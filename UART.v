==> flow/design.v <==
`timescale 1ns / 1ps
`timescale 1ns / 1ps 
module top(
    input clk,
    input start,
    output reg tx, 
    input rx,
    output reg [7:0] rxdata,
    output reg rdone
    );
 parameter clk_value = 100_000_000;
 parameter baud = 9600;
 parameter wait_count = clk_value / baud;
 reg bitDone = 0;
 integer count = 0;
 parameter idle = 0, send = 1, check = 2;
 reg [1:0] state = idle;
 always@(posedge clk)
 begin
  if(state == idle)
    begin 
    count <= 0;
    end
  else begin
    if(count == wait_count)
       begin
        bitDone <= 1'b1;
        count   <= 0;  
       end
    else
       begin
       count   <= count + 1;
       bitDone <= 1'b0;  
      end    
  end
 end
 reg [9:0] txData;
 integer bitIndex = 0;  
 always@(posedge clk)
 begin
 case(state)
 idle : 
     begin
           tx       <= 1'b1;
           txData   <= 8'h00;
           bitIndex <= 0;
            if(start == 1'b1)
              begin
                txData <= {1'b1,8'h41,1'b0};
                state  <= send;
              end
            else
              begin           
               state <= idle;
              end
     end
  send: begin
           tx       <= txData[bitIndex];
           bitIndex <= bitIndex + 1;
           state    <= check;
  end 
  check: 
  begin
        if(bitDone == 1'b1)
            begin
               if(bitIndex == 10)
                begin
                 state <= idle;
                end
                else
                begin
                state <= send;
                end
            end
  end
 default: state <= idle;
 endcase
 end
 integer rcount = 0;
 integer rindex = 0;
 parameter ridle = 0, rwait = 1, recv = 2, rcheck = 3;
 reg [1:0] rstate;
 always@(posedge clk)
 begin
 case(rstate)
 ridle : 
     begin
      rdone  <= 1'b0;
      rindex <= 0;
         if(rx == 1'b0)
          begin
           rstate <= recv;
          end
         else
           begin
           rstate <= ridle;
           end
     end
rwait : 
begin
      if(rcount < wait_count / 2)
         begin
          rcount <= rcount + 1;
          rstate <= rwait;
         end
     else
       begin
          rcount <= 0;
          rstate <= recv;
          rxdata <= {rx,rxdata[7:1]}; 
       end
end
recv : 
begin
   if(bitDone == 1'b1)
      begin
       rstate <= rcheck;
      end
  else
     begin
      rstate <= recv;
     end
end
rcheck: 
begin
   if(rindex < 8)
      begin
      rindex <= rindex + 1;
      rstate <= rwait;
      end
    else
      begin
      rstate <= ridle;
      rindex <= 0;
      rdone  <= 1'b1; 
      end
end
default : rstate <= ridle;
 endcase
 end
 endmodule
# Reports on top
# What the tools print for top, step after step.
# Lines are those of the file above, counted from 1.
# Cell names lack the library's common part.
# The mark n/a stands for no value.
[setup]
design = "top"
clock_port = "clk"
library = "sky130hd"
pvt_corner = "tt_025C_1v80"

# Word-level counts
# Source: Yosys, flattened and elaborated, memories not mapped. Widths are those after wreduce. Registers that Yosys merges into a memory's read port (data or address) are not register bits. Print and check cells do not count. Equal cells are merged and count once.
[word_totals]
regBits = 153
input_bits = 3
out_inout_bits = 10
wordCells = 52
[classes]
n_eq = 9
addsub = 4
n_cmp = 2
shifts = 1
n_logic = 1
reduce_and_logical = 7
n_mux = 17
[ops]
columns = ["cell", "count"]
rows = [
  ["32-bit by 2-bit adder with 32-bit output with constant B", 4],
  ["32-bit case mux with 2-bit select", 2],
  ["10-bit by 32-bit indexed select with 1-bit output", 1],
  ["32-bit by 14-bit less-than comparator with 1-bit output with constant B", 1],
  ["32-bit by 15-bit == test with 1-bit output with constant B", 1],
  ["32-bit by 5-bit less-than comparator with 1-bit output with constant B", 1],
  ["32-bit by 5-bit == test with 1-bit output with constant B", 1],
  ["32-bit two-way mux", 1],
  ["10-bit two-way mux", 1],
  ["2-bit case mux with 4-bit select", 1],
  ["2-bit == test with constant B", 3],
  ["2-bit case mux with 3-bit select", 1],
  ["2-bit two-way mux", 3],
  ["1-bit two-way mux", 6],
  ["2-bit by 1-bit == test with 1-bit output with constant B", 2],
  ["2-bit != test with constant B", 2],
  ["2-bit logical NOT", 2],
  ["2-bit AND reduction", 2],
  ["2-bit nonzero test", 2],
  ["1-bit case mux with 2-bit select", 2],
  ["2-bit OR reduction", 1],
  ["1-bit inverter", 1],
]

# Depth
# Longest topological path by Yosys (ltp), each cell counted once; first at word level (registers and memories cut), then after technology mapping (sequential cells cut; the memories' decode and read muxes count).
[depth]
depth_word = 4
abc_area = 0
mapped_depth = 9

# Mapped cells and area
# The flow's flattened synthesis, as Yosys stat reports it; memories are mapped. The netlist is that of the ABC_AREA named above (0 if unset); the other value can give another one.
# Totals and module areas in this step are rounded.
[by_type]
columns = ["cell", "count", "type_area_um2"]
rows = [
  ["edfxtp_1", 110, 3.3E+03],
  ["xor2_1", 89, 779.498],
  ["dfxtp_1", 34, 680.653],
  ["nor2_1", 145, 544.272],
  ["nand4_1", 54, 337.824],
  ["nand3_1", 57, 285.274],
  ["xnor2_1", 28, 245.235],
  ["and3_1", 22, 137.632],
  ["nand2_1", 35, 131.376],
  ["nor4_1", 21, 131.376],
  ["nor4_4", 6, 127.622],
  ["ha_1", 10, 125.12],
  ["and4_1", 10, 87.584],
  ["nor3_1", 12, 60.058],
  ["clkbuf_1", 15, 56.304],
  ["inv_1", 13, 48.797],
  ["buf_8", 3, 45.043],
  ["nor4b_1", 5, 43.792],
]
# Not listed: further types 26, cells in them 38.
[mapped]
area_mm2 = 0.00745
flip_flops = 144
cells = 707

# Path before layout
# Source: OpenSTA report_checks on the synthesized netlist (no wires, ideal clock, input and output delay 20% of the period each), path of least setup slack; recovery checks are left aside. Register names are those of the netlist, which keeps one name where synthesis merged equal registers.
[synth_timing]
kind = "register to register"
from = "reg rstate[1]"
to = "reg rxdata[0]"
setup_slack_ns = -0.071
path_delay_ns = 1.991
setup_time_ns = 0.332
arrival_time_ns = 1.659
stages = 4
tclk_ns = 1.92
path_buffers = 0
synth_period_reached_ns = 1.991
# "path_delay_ns" = arrival - input delay + setup time.
# "stages": output pins that drive a net of the path, with the launching flip-flop's if there is one; two outputs of one cell count as two.
# "synth_period_reached_ns" is the clock period less the worst setup slack; recovery checks do not enter. This is arithmetic on one report: input and output delays are still those of the set period (20% each).
# Between the ends stands the longest chain of elaborated cells between them, by number of cells; it is not shown to be the way that was timed. Of several equally long chains one is given.
# Each line given opens the expression or statement behind the cell; cells for indexed reads and writes are added by Yosys, which also makes memories of some case tables.
# At most two assigning lines are given for a register; there are more.
[synth_via]
path_cell_list = "dfxtp_1 inv_1 ha_1 and2_1"
elab_chain_cells = 2
cone_cells = 2
cone_lines = 1
cone_classes = "1 x eq/ne; 1 x reduce/logical"
[synth_lines]
columns = ["element", "line_no", "source"]
rows = [
  ["start: declaration", 82, "reg [1:0] rstate;"],
  ["start: assignment", 92, "rstate <= recv;"],
  ["start: assignment", 96, "rstate <= ridle;"],
  ["2-bit by 1-bit == test with 1-bit output", 85, "case(rstate)"],
  ["2-bit AND reduction", "n/a", ""],
  ["end: assignment", 110, "rxdata <= {rx,rxdata[7:1]};"],
  ["end: declaration", 8, "output reg [7:0] rxdata,"],
]

# Worst path after layout
# From the final timing report of entry A: the path of least setup slack in the routed layout; clock arrival at registers is part of the times.
[layout_timing]
kind = "register to register"
from = "reg rstate[0]"
to = "reg rindex[22]"
stages = 8
setup_slack_ns = 1.69
arrival_time_ns = 2.56
setup_time_ns = 0.15
tclk_ns = 3.98
path_buffers = 2
# Between the ends stands the longest chain of elaborated cells between them, by number of cells; it is not shown to be the way that was timed. Of several equally long chains one is given.
# At most two assigning lines are given for a register; there are more.
# The path ends at the data pin of a flip-flop with enable; ways to the enable are not counted.
[layout_via]
path_cell_list = "dfxtp_1 ha_1 nor4b_1 nand4_1 o2bb2a_1 clkbuf_1 clkbuf_1 nor2_1"
elab_chain_cells = 2
cone_cells = 3
cone_lines = 1
cone_classes = "1 x eq/ne; 1 x mux; 1 x reduce/logical"
[layout_lines]
columns = ["element", "line_no", "source"]
rows = [
  ["start: declaration", 82, "reg [1:0] rstate;"],
  ["start: assignment", 92, "rstate <= recv;"],
  ["start: assignment", 96, "rstate <= ridle;"],
  ["2-bit == test", 85, "case(rstate)"],
  ["32-bit case mux with 2-bit select", 85, ""],
  ["end: assignment", 89, "rindex <= 0;"],
  ["end: assignment", 128, "rindex <= rindex + 1;"],
  ["end: declaration", 80, "integer rindex = 0;"],
]

# Top module top; platform sky130hd; tools Yosys and OpenROAD; 2 stored runs in no particular order. Input and output delays are each 20% of the period that was set; the output load is 0.01 pF.
# "achieved_period_ns": clock period set for the run, less the worst setup slack. It is reckoned from that one timing run; input and output delays stay at 20% of the period that was set.
# "critical_path_time_ns" means the part of the period allowed to the worst setup path (the constraints hold back 20% at inputs and 20% at outputs) less its slack; where the path has registers, the arrival times of their clocks count too.
# By "total_power_uw" is meant OpenSTA's value without simulated activity: inputs other than the clock are taken to toggle once in ten clock periods, and the tool carries that through the logic.
# Values from the reports are rounded here.

[[run]]
name = "entry A"
[run.settings]
period_ns = 3.98
CORE_UTILIZATION = 48
SETUP_SLACK_MARGIN = 0.24
PLACE_DENSITY_LB_ADDON = 0.23
CELL_PAD_IN_SITES_GLOBAL_PLACEMENT = 1
TNS_END_PERCENT = 20
ABC_AREA = 0
GPL_TIMING_DRIVEN = 0
GPL_ROUTABILITY_DRIVEN = 1
CTS_CLUSTER_SIZE = 29
CAP_MARGIN = 20
CORE_MARGIN = 2
SLEW_MARGIN = 20
[run.results]
achieved_period_ns = 2.287
synth_area_mm2 = 0.00745
total_die_area_mm2 = 0.01653
cell_area_final_mm2 = 0.008409
timing.hold.ws_ns = 0.457
total_power_uw = 5354
setup_tns_ns = 0.000
critical_path_time_ns = 2.29
worst_path_kind = "register to register"
ws_setup_ns = 1.693
layout_utilization_pct = 55.3

[[run]]
name = "entry B"
[run.settings]
period_ns = 4.36
CORE_UTILIZATION = 20
PLACE_DENSITY_LB_ADDON = 0.26
CORE_ASPECT_RATIO = 1.27
CELL_PAD_IN_SITES_DETAIL_PLACEMENT = 2
SLEW_MARGIN = 35
MIN_ROUTING_LAYER = "met2"
MAX_ROUTING_LAYER = "met5"
CAP_MARGIN = 20
CORE_MARGIN = 2
[run.results]
critical_path_time_ns = 1.51
worst_path_kind = "register to output"
achieved_period_ns = 2.382
synth_area_mm2 = 0.00745
total_die_area_mm2 = 0.03882
setup_tns_ns = 0.000
timing.hold.ws_ns = 0.453
ws_setup_ns = 1.978
total_power_uw = 4966
layout_utilization_pct = 23.7
cell_area_final_mm2 = 0.008692
